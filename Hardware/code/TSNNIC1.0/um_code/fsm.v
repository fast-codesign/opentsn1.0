==> flow/design.v <==
 module fsm #(
     parameter PLATFORM = "Xilinx-OpenBox-S4"
 )(
     input clk,
     input rst_n,
     input cnt_rst,
     (*mark_debug="TRUE"*) input [133:0] pktin_data,
     (*mark_debug="TRUE"*) input pktin_data_wr,
     (*mark_debug="TRUE"*) input [103:0] lcm2fsm_5tuple,
     (*mark_debug="TRUE"*) input [103:0] lcm2fsm_5tuplemask,
     (*mark_debug="TRUE"*) output reg [39:0] fsm_byte_num,
     (*mark_debug="TRUE"*) output reg [31:0] fsm_pkt_num
 );
    (*mark_debug="TRUE"*) reg [2:0] fsm_state;
     reg [103:0] pkt_5tuple;
     reg vlan_flag;
    (*mark_debug="TRUE"*) reg [11:0] temp_pkt_byte;
     localparam IDLE_S = 3'd0,
                GET_FASTMD1_S = 3'd1,
                WAIT_ETH_PKTHEAD_S = 3'd2,
                GET_PROTOCOL_IP_S = 3'd3,
                GET_IP_PORT_S = 3'd4,
                MATCH_5TUPLE_UPDATE_CNT_S = 3'd5;
     always@(posedge clk or negedge rst_n)begin
          if(!rst_n)begin
              fsm_byte_num <=40'b0;
              fsm_pkt_num <=32'b0;
              pkt_5tuple <=104'b0;
              vlan_flag <=1'b0;
              fsm_state <=IDLE_S;
          end 
          else begin
              case(fsm_state)
                   IDLE_S:begin
                      if(cnt_rst==1'b0)begin
                         if((pktin_data[133:132]==2'b01) && (pktin_data_wr==1'b1))begin
                             temp_pkt_byte <= pktin_data[107:96];
                             fsm_state <=GET_FASTMD1_S;
                              pkt_5tuple <=104'b0;
                          end
                          else begin
                             fsm_state <=IDLE_S;
                           end
                       end
                       else begin
                           fsm_pkt_num <=32'b0;
                           fsm_byte_num <=40'b0;                     
                       end
                     end  
                   GET_FASTMD1_S:begin
                          fsm_state <=WAIT_ETH_PKTHEAD_S;
                     end  
                   WAIT_ETH_PKTHEAD_S:begin
                          if(pktin_data[31:16]==16'h8100)begin
                              vlan_flag <=1'b1;
                              fsm_state <=GET_PROTOCOL_IP_S;
                          end
                          else if(pktin_data[31:16]==16'h0800)begin
                              vlan_flag <=1'b0;
                              fsm_state <=GET_PROTOCOL_IP_S;
                          end
                               else begin
                                    fsm_state <=IDLE_S;
                               end
                     end
                   GET_PROTOCOL_IP_S:begin
                          if((vlan_flag==1'b1)&&(pktin_data[127:112]==16'h0800)&&((pktin_data[39:32]==8'h06)||(pktin_data[39:32]==8'h11)))begin
                               pkt_5tuple[39:32] <=pktin_data[39:32];   
                               pkt_5tuple[103:88] <=pktin_data[15:0];   
                               fsm_state <=GET_IP_PORT_S;
                          end
                          else if((vlan_flag==1'b0)&&((pktin_data[71:64]==8'h06)||(pktin_data[71:64]==8'h11)))begin    
                               pkt_5tuple[39:32] <=pktin_data[71:64];    
                               pkt_5tuple[103:72] <=pktin_data[47:16];   
                               pkt_5tuple[71:56] <=pktin_data[15:0];     
                               fsm_state <=GET_IP_PORT_S;
                          end
                               else begin
                                     fsm_state <=IDLE_S;
                               end
                     end  
                   GET_IP_PORT_S:begin
                          if(vlan_flag==1'b1)begin
                               pkt_5tuple[87:72] <=pktin_data[127:112];  
                               pkt_5tuple[71:40] <=pktin_data[111:80];   
                               pkt_5tuple[31:16] <=pktin_data[79:64];    
                               pkt_5tuple[15:0] <=pktin_data[63:48];     
                               fsm_state <=MATCH_5TUPLE_UPDATE_CNT_S;
                          end
                          else begin
                               pkt_5tuple[55:40] <=pktin_data[127:112];
                               pkt_5tuple[31:16] <=pktin_data[111:96];
                               pkt_5tuple[15:0] <=pktin_data[95:80];
                               fsm_state <=MATCH_5TUPLE_UPDATE_CNT_S;
                          end
                     end  
                   MATCH_5TUPLE_UPDATE_CNT_S:begin
                          if(|((pkt_5tuple^lcm2fsm_5tuple)&lcm2fsm_5tuplemask)==1'b0)begin
                               fsm_byte_num <= (fsm_byte_num+temp_pkt_byte-12'd32);
                               fsm_pkt_num <= fsm_pkt_num+32'd1;                               
                               fsm_state <= IDLE_S;  
                          end
                          else begin
                               fsm_state <= IDLE_S;
                          end    
                     end  
               endcase    
           end
       end           
 endmodule
### Tool chain data of fsm

The steps from the RTL of fsm to its reports follow in flow order.
Line numbers count from 1 in the design file above.
Operators carry their Yosys type and port widths (W data, S select, Z words).
The mark - stands for no value.

* top module: fsm
* clock: clk
* standard-cell library: sky130hd
* timing corner: tt_025C_1v80

### Elaborated design

Yosys after proc, flatten, opt, wreduce and memory -nomap, before mapping. Memory bits, and registers merged into a memory's read port (data or address), are not among the register bits. Print and check cells are not counted. Equal cells are merged and count once.

* register bits after elaboration: 192
* input port bits: 346
* elaborated cells: 96

* add/sub/neg operators: 3
* equal/unequal tests: 21
* multiplexer cells: 39
* bitwise gates (word level): 4
* reductions and logical operators: 21

Operator list (number)
* $mux W16: 13
* $pmux W16 S2: 4
* $and A104 B104 Y104: 1
* $xor A104 B104 Y104: 1
* $reduce_or A104 Y1: 1
* $pmux W16 S3: 2
* $pmux W40 S2: 1
* $mux W40: 2
* $pmux W32 S2: 1
* $mux W32: 2
* $add A40 B12 Y40: 1
* $sub A40 B6 Y40 const B: 1
* $eq A16 B12 Y1 const B: 2
* $add A32 B1 Y32 const B: 1
* $mux W8: 4
* $pmux W3 S6: 1
* $eq A16 B16 Y1 const B: 1
* $eq A8 B3 Y1 const B: 2
* $eq A8 B5 Y1 const B: 2
* $pmux W8 S2: 1
* $ne A2 B2 Y1 const B: 7
* $mux W3: 3
* $reduce_bool A2 Y1: 4
* $reduce_and A4 Y1: 2
* $eq A3 B2 Y1 const B: 2
* $eq A3 B3 Y1 const B: 2
* $reduce_and A3 Y1: 2
* $reduce_and A6 Y1: 1

Other operator kinds: 12; their cells: 21.

### Logic depth

Yosys ltp: most cells in a row. Word level: on the elaborated netlist, between registers, memories and ports. Mapped: between sequential cells and ports; inverters and the memories' decode and read muxes count.

* depth in word-level cells: 6
* ABC_AREA: 0
* depth in mapped cells: 14
* gate-level depth less buffers: 14

### Netlist

Yosys stat after the flow's synthesis: flattened, memories mapped to cells. It holds for the ABC_AREA given above (unset counts as 0); a run with the other value may have another netlist.

Cells by type
* sky130_fd_sc_hd__dfrtp_1: number 182, area in all 4.55E+03 um2
* sky130_fd_sc_hd__xor2_1: number 118, area in all 1.03E+03 um2
* sky130_fd_sc_hd__nand2_1: number 228, area in all 855.821 um2
* sky130_fd_sc_hd__ha_1: number 51, area in all 638.112 um2
* sky130_fd_sc_hd__a22oi_1: number 82, area in all 615.59 um2
* sky130_fd_sc_hd__mux2_2: number 48, area in all 540.518 um2
* sky130_fd_sc_hd__o21ai_0: number 87, area in all 435.418 um2
* sky130_fd_sc_hd__edfxtp_1: number 12, area in all 360.346 um2
* sky130_fd_sc_hd__o21ai_1: number 65, area in all 325.312 um2
* sky130_fd_sc_hd__a21oi_1: number 61, area in all 305.293 um2
* sky130_fd_sc_hd__inv_1: number 73, area in all 274.013 um2
* sky130_fd_sc_hd__mux2i_1: number 26, area in all 260.25 um2
* sky130_fd_sc_hd__clkbuf_1: number 63, area in all 236.477 um2
* sky130_fd_sc_hd__nand3_1: number 40, area in all 200.192 um2
* sky130_fd_sc_hd__a21o_1: number 19, area in all 142.637 um2
* sky130_fd_sc_hd__nor3_1: number 28, area in all 140.134 um2
* sky130_fd_sc_hd__nor2_1: number 37, area in all 138.883 um2
* sky130_fd_sc_hd__a22o_1: number 15, area in all 131.376 um2

Not listed: further types 50, cells in them 192.

* standard cells after synthesis: 1427
* synthesis area: 12622.1 um2
* sequential part of the area: 4941.0 um2
* flip-flop cells: 195
* buffer cells: 70

### Path before layout

OpenSTA on the mapped netlist: ideal clock, no wires. The path of least setup slack (recovery checks aside). Input and output delay are each 20% of the period. Register names are those of the netlist, which keeps one name where synthesis merged equal registers.

* path type: register to register
* start point: register fsm_byte_num[1]
* end point: register fsm_byte_num[39]
* period: 4270 ps
* library setup time: 87 ps
* arrival: 3398 ps
* data required time: 4183 ps
* setup slack: 786 ps
* delay of the path: 3485 ps
* driving pins on the path: 14
* synthesis period reached: 3484 ps

"delay of the path" is the arrival time less input delay plus setup time.
"driving pins on the path" counts driving pins, that of a launching flip-flop among them; a cell with two outputs on the path counts twice.
"synthesis period reached" = period - worst setup slack (recovery checks aside). The figure is calculated, with input and output delays left at 20% of the set period.
The rows between start and end are the longest chain of elaborated cells between them; the timing report does not say that the signal goes this way. Where chains are equally long, one stands for them.
Each line given opens the expression or statement behind the cell; cells for indexed reads and writes are added by Yosys, which also makes memories of some case tables.
A register here has more assigning lines than the two given.

* cell sequence: sky130_fd_sc_hd__dfrtp_1 > sky130_fd_sc_hd__ha_1 > sky130_fd_sc_hd__ha_1 > sky130_fd_sc_hd__fa_1 > sky130_fd_sc_hd__a21oi_1 > sky130_fd_sc_hd__o221ai_1 > sky130_fd_sc_hd__o211ai_2 > sky130_fd_sc_hd__o32ai_1 > sky130_fd_sc_hd__nor2_1 > sky130_fd_sc_hd__nor2_2 > sky130_fd_sc_hd__a221o_2 > sky130_fd_sc_hd__and4_1 > sky130_fd_sc_hd__or3_1 > sky130_fd_sc_hd__o211ai_1
* cells in the longest elaborated chain: 4
* elaborated cells between the ends (all ways): 4
* source lines of those cells: 3
* classes of those cells: add/sub: 2; mux: 2

RTL lines, path post-synthesis
* start, declared: RTL line 11 `(*mark_debug="TRUE"*) output reg [39:0] fsm_byte_num,`
* start, assigned: RTL line 26 `fsm_byte_num <=40'b0;`
* start, assigned: RTL line 99 `fsm_byte_num <= (fsm_byte_num+temp_pkt_byte-12'd32);`
* $add A40 B12 Y40: RTL line 99
* $sub A40 B6 Y40: RTL line 99
* $mux W40: RTL line 98 `if(|((pkt_5tuple^lcm2fsm_5tuple)&lcm2fsm_5tuplemask)==1'b0)begin`
* $pmux W40 S2: RTL line 33 `case(fsm_state)`
* end, assigned: RTL line 26
* end, assigned: RTL line 99
* end, declared: RTL line 11

### Path in the finished layout

From the final timing report of stored run 2: the path of least setup slack in the routed layout; clock arrival at registers is part of the times.
The report prints the path's times to 10 ps; the period is as set.

* path type: register to register
* start point: register fsm_byte_num[1]
* end point: register fsm_byte_num[39]
* period: 4110 ps
* library setup time: 80 ps
* arrival: 4080 ps
* data required time: 4480 ps
* setup slack: 400 ps
* driving pins on the path: 15

The rows between start and end are the longest chain of elaborated cells between them; the timing report does not say that the signal goes this way. Where chains are equally long, one stands for them.
A register here has more assigning lines than the two given.

* cell sequence: sky130_fd_sc_hd__dfrtp_1 > sky130_fd_sc_hd__ha_1 > sky130_fd_sc_hd__ha_1 > sky130_fd_sc_hd__fa_1 > sky130_fd_sc_hd__a21oi_1 > sky130_fd_sc_hd__o221ai_1 > sky130_fd_sc_hd__o211ai_2 > sky130_fd_sc_hd__o32ai_1 > sky130_fd_sc_hd__nor2_1 > sky130_fd_sc_hd__buf_4 > sky130_fd_sc_hd__nor2_2 > sky130_fd_sc_hd__a221o_2 > sky130_fd_sc_hd__and4_1 > sky130_fd_sc_hd__or3_1 > sky130_fd_sc_hd__o211ai_1
* cells in the longest elaborated chain: 4
* elaborated cells between the ends (all ways): 4
* source lines of those cells: 3
* classes of those cells: add/sub: 2; mux: 2

RTL lines, path post-layout
* start, declared: RTL line 11 `(*mark_debug="TRUE"*) output reg [39:0] fsm_byte_num,`
* start, assigned: RTL line 26 `fsm_byte_num <=40'b0;`
* start, assigned: RTL line 99 `fsm_byte_num <= (fsm_byte_num+temp_pkt_byte-12'd32);`
* $add A40 B12 Y40: RTL line 99
* $sub A40 B6 Y40: RTL line 99
* $mux W40: RTL line 98 `if(|((pkt_5tuple^lcm2fsm_5tuple)&lcm2fsm_5tuplemask)==1'b0)begin`
* $pmux W40 S2: RTL line 33 `case(fsm_state)`
* end, assigned: RTL line 26
* end, assigned: RTL line 99
* end, declared: RTL line 11

Stored flow runs of fsm (2 of them; Yosys, OpenROAD, sky130hd). They differ in their settings and are not a sequence. Constraints: input delay and output delay 20% of the set period each, output load 0.01 pF.
"total power after layout": no workload was simulated; the value follows from the tool's default switching activity.

### Stored run 1

Settings: `period_ns=5.0`, `CORE_UTILIZATION=48`, `PLACE_DENSITY_LB_ADDON=0.04`, `CORE_MARGIN=3`, `CELL_PAD_IN_SITES_GLOBAL_PLACEMENT=2`, `GPL_ROUTABILITY_DRIVEN=1`, `MIN_ROUTING_LAYER=met1`, `CAP_MARGIN=20`, `SLEW_MARGIN=20`

No final report: placement broke off with FLW-0024.

### Stored run 2

Settings: `period_ns=4.11`, `CORE_UTILIZATION=33`, `SETUP_SLACK_MARGIN=0.16`, `PLACE_DENSITY_LB_ADDON=0.06`, `CELL_PAD_IN_SITES_GLOBAL_PLACEMENT=3`, `CTS_CLUSTER_DIAMETER=324`, `CAP_MARGIN=0`, `SLEW_MARGIN=10`, `CORE_MARGIN=2`

- Setup total negative slack: 0 ps
- Worst slack on setup checks: 402 ps
- Area of the synthesized netlist: 12,622.1 um2
- Total die area: 39,830.2 um2
- Standard-cell area after routing: 18,029.8 um2
- Total power after layout: 0.004349 W
